==> flow/design.v <==
module VGAwithSwitch(push,clk, rst, switch,	hsync, vsync, rgb);
input [1:0] push;
input clk, rst;
input [2:0] switch;
output hsync, vsync;
output [2:0] rgb;
wire video_on;
wire [9:0] pixel_x, pixel_y;
vgaSync vgaSync(.clk(clk), .rst(rst), .hsync(hsync), .vsync(vsync), .video_on(video_on), .p_tick(), .pixel_x(pixel_x), .pixel_y(pixel_y));
pixelGeneration pixelGeneration(.clk(clk),.rst(rst),.push(push),.switch(switch), .pixel_x(pixel_x), .pixel_y(pixel_y), .video_on(video_on), .rgb(rgb));
endmodule
`timescale 1ns / 1ps
module pixelGeneration(push,clk,rst,switch, pixel_x, pixel_y, video_on, rgb);
input [1:0] push;
input clk,rst;
input [2:0] switch;
input [9:0] pixel_x, pixel_y;
input video_on;
output reg [2:0] rgb;
reg [9:0] pixelxNext, pixelyNext,pixelx,pixely; 
reg [1:0] buttonPrev;
wire [1:0] PosButton;
assign PosButton[0]= ~ buttonPrev[0] &  push[0];
assign PosButton[1]= ~ buttonPrev[1] &  push[1];
reg [21:0] counter, counterNext;
reg [21:0] inc, incNext;
reg  up, upNext,right, rightNext;
parameter COUNT = 22'h3FFFFF;
wire square_on;
always @(posedge clk) begin
	up <= #1 upNext;
	right <= #1 rightNext;
	pixelx <= #1 pixelxNext;
	pixely <= #1 pixelyNext;
	buttonPrev <= #1 push;
	counter <= #1 counterNext;
	inc <= #1 incNext;
end
always @(*) begin
	counterNext=counter+1;
	rgb = 3'b000;
	pixelxNext=pixelx;
	pixelyNext=pixely;
	incNext=inc;
	upNext = up;
	rightNext =right;
	if(rst)begin
		pixelxNext=320;
		pixelyNext=220;
		rgb = 3'b000;
		incNext=1;
		counterNext=0;
	end
	else if(video_on) begin
		if(square_on)
			rgb = switch;
		else
			rgb = 3'b110;
	end
	 if(counter == COUNT -1) begin
		counterNext=0;
		if ( up==1 && right==0 )begin
			pixelyNext =  pixely+10+inc;
			pixelxNext = pixelx-10-inc;	
		end	
		if(up==0 && right==0)begin
			pixelyNext = pixely -10-inc;
			pixelxNext = pixelx-10-inc;				
		end	
		if(right == 1 && up==0 )begin
			pixelxNext = pixelx+10+inc;	
			pixelyNext =  pixely-10-inc;
		end	
		if(right==1 && up ==1)begin
			pixelxNext = pixelx+10+inc;	
			pixelyNext =  pixely+10+inc;
		end
	end
	if( pixelx > 580 )begin
		rightNext = 0;
	end
	else if( pixelx <60)begin
		rightNext = 1;
	end
	else if(pixely <60)begin
		upNext= 1;
	end
	if(pixely > 420)begin
		upNext = 0;
	end
	if(PosButton[0])begin
		incNext = inc + 1;
	end
	if(PosButton[1])begin
		incNext = inc - 1;
	end
end
assign square_on = ((pixel_x > pixelx && pixel_x < pixelx+40) && (pixel_y > pixely && pixel_y < pixely+40));
endmodule
module vgaSync(clk, rst, hsync, vsync, video_on, p_tick, pixel_x, pixel_y);
input clk, rst;
output hsync, vsync, video_on, p_tick;
output [9:0] pixel_x, pixel_y;
parameter HD = 640;  
parameter HF = 48;  
parameter HB = 16;  
parameter HR = 96;  
parameter VD = 480;  
parameter VF = 10;  
parameter VB = 33;  
parameter VR = 2;  
reg mod2;
wire mod2Next;
reg [9:0] h_count, h_countNext;
reg [9:0] v_count, v_countNext;
reg v_sync, h_sync;
wire v_syncNext, h_syncNext;
wire h_end, v_end, pixel_tick;
always @(posedge clk) begin
		mod2 <= #1 mod2Next;
		v_count <= #1 v_countNext;
		h_count <= #1 h_countNext;
		v_sync <= #1 v_syncNext;
		h_sync <= #1 h_syncNext;
end
assign mod2Next = rst ? 0 : ~mod2;
assign pixel_tick = mod2;
assign h_end = (h_count == (HD+HF+HB+HR-1));
assign v_end = (v_count == (VD+VF+VB+VR-1));
always @(*) begin
	h_countNext = h_count;
	if(rst)
		h_countNext = 0;
	else if(pixel_tick)  
		if(h_end)
			h_countNext = 0;
		else
			h_countNext = h_count + 1;
end
always @(*) begin
	v_countNext = v_count;
	if(rst)
		v_countNext = 0;
	else if(pixel_tick & h_end)
		if(v_end)
			v_countNext = 0;
		else
			v_countNext = v_count + 1;
end
assign h_syncNext = rst ? 0 : (h_count >= (HD+HB) && h_count <= (HD+HB+HR-1));
assign v_syncNext = rst ? 0 : (v_count >= (VD+VB) && v_count <= (VD+VB+VR-1));
assign video_on = (h_count < HD) && (v_count < VD);
assign hsync = h_sync;
assign vsync = v_sync;
assign p_tick = mod2;
assign pixel_x = h_count;
assign pixel_y = v_count;
endmodule
# Reports on VGAwithSwitch
# Tool output for the design above, in the order of the flow.
# Line numbers count from 1 in the design file above.
# Cell names lack the library's common part.
# Not given: --
[inputs]
design = "VGAwithSwitch"
clk_port = "clk"
lib = "sky130hd"
corner = "tt_025C_1v80"

# After elaboration
# Yosys after proc, flatten, opt, wreduce and memory -nomap, before mapping. Memory bits, and registers merged into a memory's read port (data or address), are not among the register bits. Print and check cells are not counted. Equal cells are merged and count once.
[word_totals]
word_cells = 87
input_bits = 7
ff_bits = 91
out_inout_bits = 5
[op_classes]
n_addsub = 15
muxes = 20
logic = 10
equal = 3
n_cmp = 14
reduce_logical = 13
[op_table]
columns = ["op", "count"]
rows = [
  ["10-bit 2-to-1 mux", 14],
  ["22-bit 2-to-1 mux", 3],
  ["10-bit by 32-bit < comparator with 1-bit output", 2],
  ["22-bit by 1-bit adder with 22-bit output (second input constant)", 2],
  ["10-bit by 6-bit adder with 11-bit output (second input constant)", 2],
  ["22-bit by 1-bit subtractor with 22-bit output (second input constant)", 1],
  ["22-bit equality test (second input constant)", 1],
  ["10-bit by 1-bit adder with 10-bit output (second input constant)", 2],
  ["10-bit adder", 2],
  ["10-bit subtractor", 2],
  ["10-bit greater-than comparator", 2],
  ["10-bit >= comparator (second input constant)", 2],
  ["10-bit less-or-equal comparator (second input constant)", 2],
  ["10-bit equality test (second input constant)", 2],
  ["10-bit by 4-bit adder with 10-bit output (second input constant)", 2],
  ["10-bit by 4-bit subtractor with 10-bit output (second input constant)", 2],
  ["10-bit by 6-bit < comparator with 1-bit output (second input constant)", 2],
  ["1-bit logical AND", 10],
  ["10-bit greater-than comparator (second input constant)", 1],
  ["10-bit < comparator (second input constant)", 1],
  ["10-bit by 9-bit greater-than comparator with 1-bit output (second input constant)", 1],
  ["10-bit by 9-bit < comparator with 1-bit output (second input constant)", 1],
  ["3-bit 2-to-1 mux", 3],
  ["1-bit NOT", 7],
  ["1-bit AND", 3],
  ["3-bit AND reduction", 1],
  ["3-bit nonzero test", 1],
  ["2-bit OR reduction", 1],
]

# Logic depth
# Longest topological path by Yosys (ltp), each cell counted once; first at word level (registers and memories cut), then after technology mapping (sequential cells cut; the memories' decode and read muxes count).
[depth]
ltp_word = 7
ABC_AREA = 0
mapped_depth = 11
depth_no_buf = 11

# Mapped cells and area
# Source: synth_stat.txt of the flow (Yosys; design flattened, memories mapped). It holds for the ABC_AREA given above (unset counts as 0); a run with the other value may have another netlist.
[types]
columns = ["cell", "count"]
rows = [
  ["ha_1", 114],
  ["dfxtp_1", 69],
  ["xnor2_1", 41],
  ["xor2_1", 38],
  ["inv_1", 85],
  ["edfxtp_1", 10],
  ["nor2_1", 78],
  ["a21oi_1", 44],
  ["nand3_1", 34],
  ["nand2_1", 39],
  ["o21ai_0", 24],
  ["nor3_1", 23],
  ["nand4_1", 18],
  ["a211oi_1", 11],
  ["fa_1", 4],
  ["mux2i_1", 8],
  ["and3_1", 12],
  ["nor4_1", 12],
]
# Not listed: further types 48, cells in them 128.
[mapped]
seqArea_um2 = 1681.6
flip_flops = 79
mapped_cells = 792
synth_area_um2 = 6655.1
# The figures by module come from a second, unflattened synthesis with its own total; it is not the netlist above.
[unflattened]
cells_unflattened = 820
area_unflattened_um2 = 6877.8
# Rows give one instance, submodules left out.
[by_module]
columns = ["mod", "n_inst", "seq_area_um2", "area_um2", "cells"]
rows = [
  ["pixelGeneration", 1, 1221.2, 5688.0, 687],
  ["vgaSync", 1, 460.4, 1189.9, 133],
  ["VGAwithSwitch", 1, 0.0, 0.0, 0],
]

# Timing after synthesis
# OpenSTA on the mapped netlist: ideal clock, no wires. The path of least setup slack (recovery checks aside). Input and output delay are each 20% of the period. Register names are those of the netlist, which keeps one name where synthesis merged equal registers.
[synth_timing]
path_kind = "reg-to-output"
startpoint = "register pixelGeneration.pixely[5]"
endpoint = "output port rgb[0]"
delay_ps = 2253
out_delay_ps = 688
t_first_pin_ps = 0
clock_period_ps = 3440
t_required_ps = 2752
slack_ps = 499
arrival_time_ps = 2253
n_path_buf = 1
stages = 11
period_less_setup_slack_ps = 2941
# "delay_ps" is the arrival time less input delay plus setup time.
# At an output port there is no setup time.
# "stages": output pins that drive a net of the path, with the launching flip-flop's if there is one; two outputs of one cell count as two.
# "period_less_setup_slack_ps" is the clock period less the worst setup slack; recovery checks do not enter. This is arithmetic on one report: input and output delays are still those of the set period (20% each).
# Between the ends stands the longest chain of elaborated cells between them, by number of cells; it is not shown to be the way that was timed. Of several equally long chains one is given.
# Each line given opens the expression or statement behind the cell; cells for indexed reads and writes are added by Yosys, which also makes memories of some case tables.
[synth_via]
path_cell_list = "dfxtp_1 -> clkbuf_1 -> a21oi_1 -> xnor2_1 -> ha_1 -> a211oi_1 -> nand2_1 -> nor4_1 -> a211oi_1 -> nor4_1 -> and3_1"
elab_chain_len = 7
cone_cells = 8
lines_between = 4
[synth_lines]
columns = ["element", "line_no", "source"]
rows = [
  ["start: declaration", 20, "reg [9:0] pixelxNext, pixelyNext,pixelx,pixely;"],
  ["start: assignment", 34, "pixely <= #1 pixelyNext;"],
  ["10-bit by 6-bit adder with 11-bit output", 98, "assign square_on = ((pixel_x > pixelx && pixel_x < pixelx+40) && (pixel_y > pixely && pixel_y < pixely+40));"],
  ["10-bit by 32-bit < comparator with 1-bit output", 98, ""],
  ["1-bit logical AND (2 in a row)", 98, ""],
  ["3-bit 2-to-1 mux", 55, "if(square_on)"],
  ["3-bit 2-to-1 mux", 54, "else if(video_on) begin"],
  ["3-bit 2-to-1 mux", 47, "if(rst)begin"],
  ["end: declaration", 6, "output [2:0] rgb;"],
]

# Path in the finished layout
# From the final timing report of run 2: the path of least setup slack in the routed layout; clock arrival at registers is part of the times.
# The report prints the path's times to 10 ps; the period is as set.
[layout_timing]
path_kind = "reg-to-output"
startpoint = "register pixelGeneration.pixely[3]"
endpoint = "output port rgb[0]"
stages = 12
n_path_buf = 1
t_first_pin_ps = 350
arrival_time_ps = 3410
out_delay_ps = 1020
slack_ps = 680
clock_period_ps = 5120
t_required_ps = 4100
# Between the ends stands the longest chain of elaborated cells between them, by number of cells; it is not shown to be the way that was timed. Of several equally long chains one is given.
[layout_via]
path_cell_list = "dfxtp_1 -> ha_1 -> o2111ai_1 -> xnor2_1 -> ha_1 -> a21oi_1 -> nand2_1 -> nor4_1 -> a211oi_1 -> nor4_1 -> and3_1 -> clkdlybuf4s50_1"
elab_chain_len = 7
cone_cells = 8
lines_between = 4
[layout_lines]
columns = ["element", "line_no", "source"]
rows = [
  ["start: declaration", 20, "reg [9:0] pixelxNext, pixelyNext,pixelx,pixely;"],
  ["start: assignment", 34, "pixely <= #1 pixelyNext;"],
  ["10-bit by 6-bit adder with 11-bit output", 98, "assign square_on = ((pixel_x > pixelx && pixel_x < pixelx+40) && (pixel_y > pixely && pixel_y < pixely+40));"],
  ["10-bit by 32-bit < comparator with 1-bit output", 98, ""],
  ["1-bit logical AND (2 in a row)", 98, ""],
  ["3-bit 2-to-1 mux", 55, "if(square_on)"],
  ["3-bit 2-to-1 mux", 54, "else if(video_on) begin"],
  ["3-bit 2-to-1 mux", 47, "if(rst)begin"],
  ["end: declaration", 6, "output [2:0] rgb;"],
]

Data sheet: physical implementation of VGAwithSwitch

VGAwithSwitch through Yosys and OpenROAD on sky130hd: 2 stored runs, unordered, with their settings and measured results. The constraints put input and output delay at 20% of the set period each and load the outputs with 0.01 pF.
"clock_period_reached_ps": clock period set for the run, less the worst setup slack. It is reckoned from that one timing run; input and output delays stay at 20% of the period that was set.
"timing.worst_path_ps" = time allowed to the worst setup path (clock period - input delay - output delay, where it has them) - its slack; a late launch clock adds to it, a late capture clock takes from it.
"final_power_mw": no workload was simulated; the value follows from the tool's default switching activity.
"timing.worst_path_ps" is known to 10 ps.

# run 1
==> flow/run.sh <==
#!/bin/bash
# the make line also repeats the synthesis and layout settings of config.mk as NAME=value (left out here)
make -C /OpenROAD-flow-scripts/flow DESIGN_CONFIG=/design/flow/config.mk WORK_HOME=/design/flow/orfs CLKGATE_MAP_FILE= finish
==> flow/config.mk <==
export PLATFORM = sky130hd
export DESIGN_NAME = VGAwithSwitch
export DESIGN_NICKNAME = VGAwithSwitch
export VERILOG_FILES = /design/flow/design.v
export SDC_FILE = /design/flow/constraint.sdc
export NUM_CORES = 4
export LEC_CHECK = 0
export CAP_MARGIN = 5
export CELL_PAD_IN_SITES_GLOBAL_PLACEMENT = 3
export CORE_MARGIN = 4
export CORE_UTILIZATION = 54
export CTS_CLUSTER_SIZE = 62
export GPL_TIMING_DRIVEN = 0
export HOLD_SLACK_MARGIN = 0.14
export MAX_ROUTING_LAYER = met4
export PLACE_DENSITY_LB_ADDON = 0.01
export SETUP_SLACK_MARGIN = 0.59
export SLEW_MARGIN = 20
==> flow/constraint.sdc <==
create_clock -name core_clock -period 2.25 [get_ports {clk}]
set_input_delay 0.4500 -clock core_clock [delete_from_list [all_inputs] [get_ports {clk}]]
set_output_delay 0.4500 -clock core_clock [all_outputs]
set_load 0.01 [all_outputs]

==> run 1: results <==
outcome="not finished: placement ended with error FLW-0024"

# run 2
==> flow/run.sh <==
#!/bin/bash
# the make line also repeats the synthesis and layout settings of config.mk as NAME=value (left out here)
make -C /OpenROAD-flow-scripts/flow DESIGN_CONFIG=/design/flow/config.mk WORK_HOME=/design/flow/orfs CLKGATE_MAP_FILE= finish
==> flow/config.mk <==
export PLATFORM = sky130hd
export DESIGN_NAME = VGAwithSwitch
export DESIGN_NICKNAME = VGAwithSwitch
export VERILOG_FILES = /design/flow/design.v
export SDC_FILE = /design/flow/constraint.sdc
export NUM_CORES = 4
export LEC_CHECK = 0
export CAP_MARGIN = 20
export CORE_MARGIN = 2
export CORE_UTILIZATION = 40
export SLEW_MARGIN = 20
==> flow/constraint.sdc <==
create_clock -name core_clock -period 5.12 [get_ports {clk}]
set_input_delay 1.0240 -clock core_clock [delete_from_list [all_inputs] [get_ports {clk}]]
set_output_delay 1.0240 -clock core_clock [all_outputs]
set_load 0.01 [all_outputs]

==> run 2: results <==
hold_ws_ps=475
final_util_pct=44.5
clock_period_reached_ps=4435
design_die_area_um2=17685.0
final_power_mw=2.056
synth_area_um2=6655.1
final_setup_tns_ps=0
timing.worst_path_ps=3410
timing.worst_path_kind="reg-to-output"
timing.setup.ws_ps=685
cell_area_final_um2=7295.8
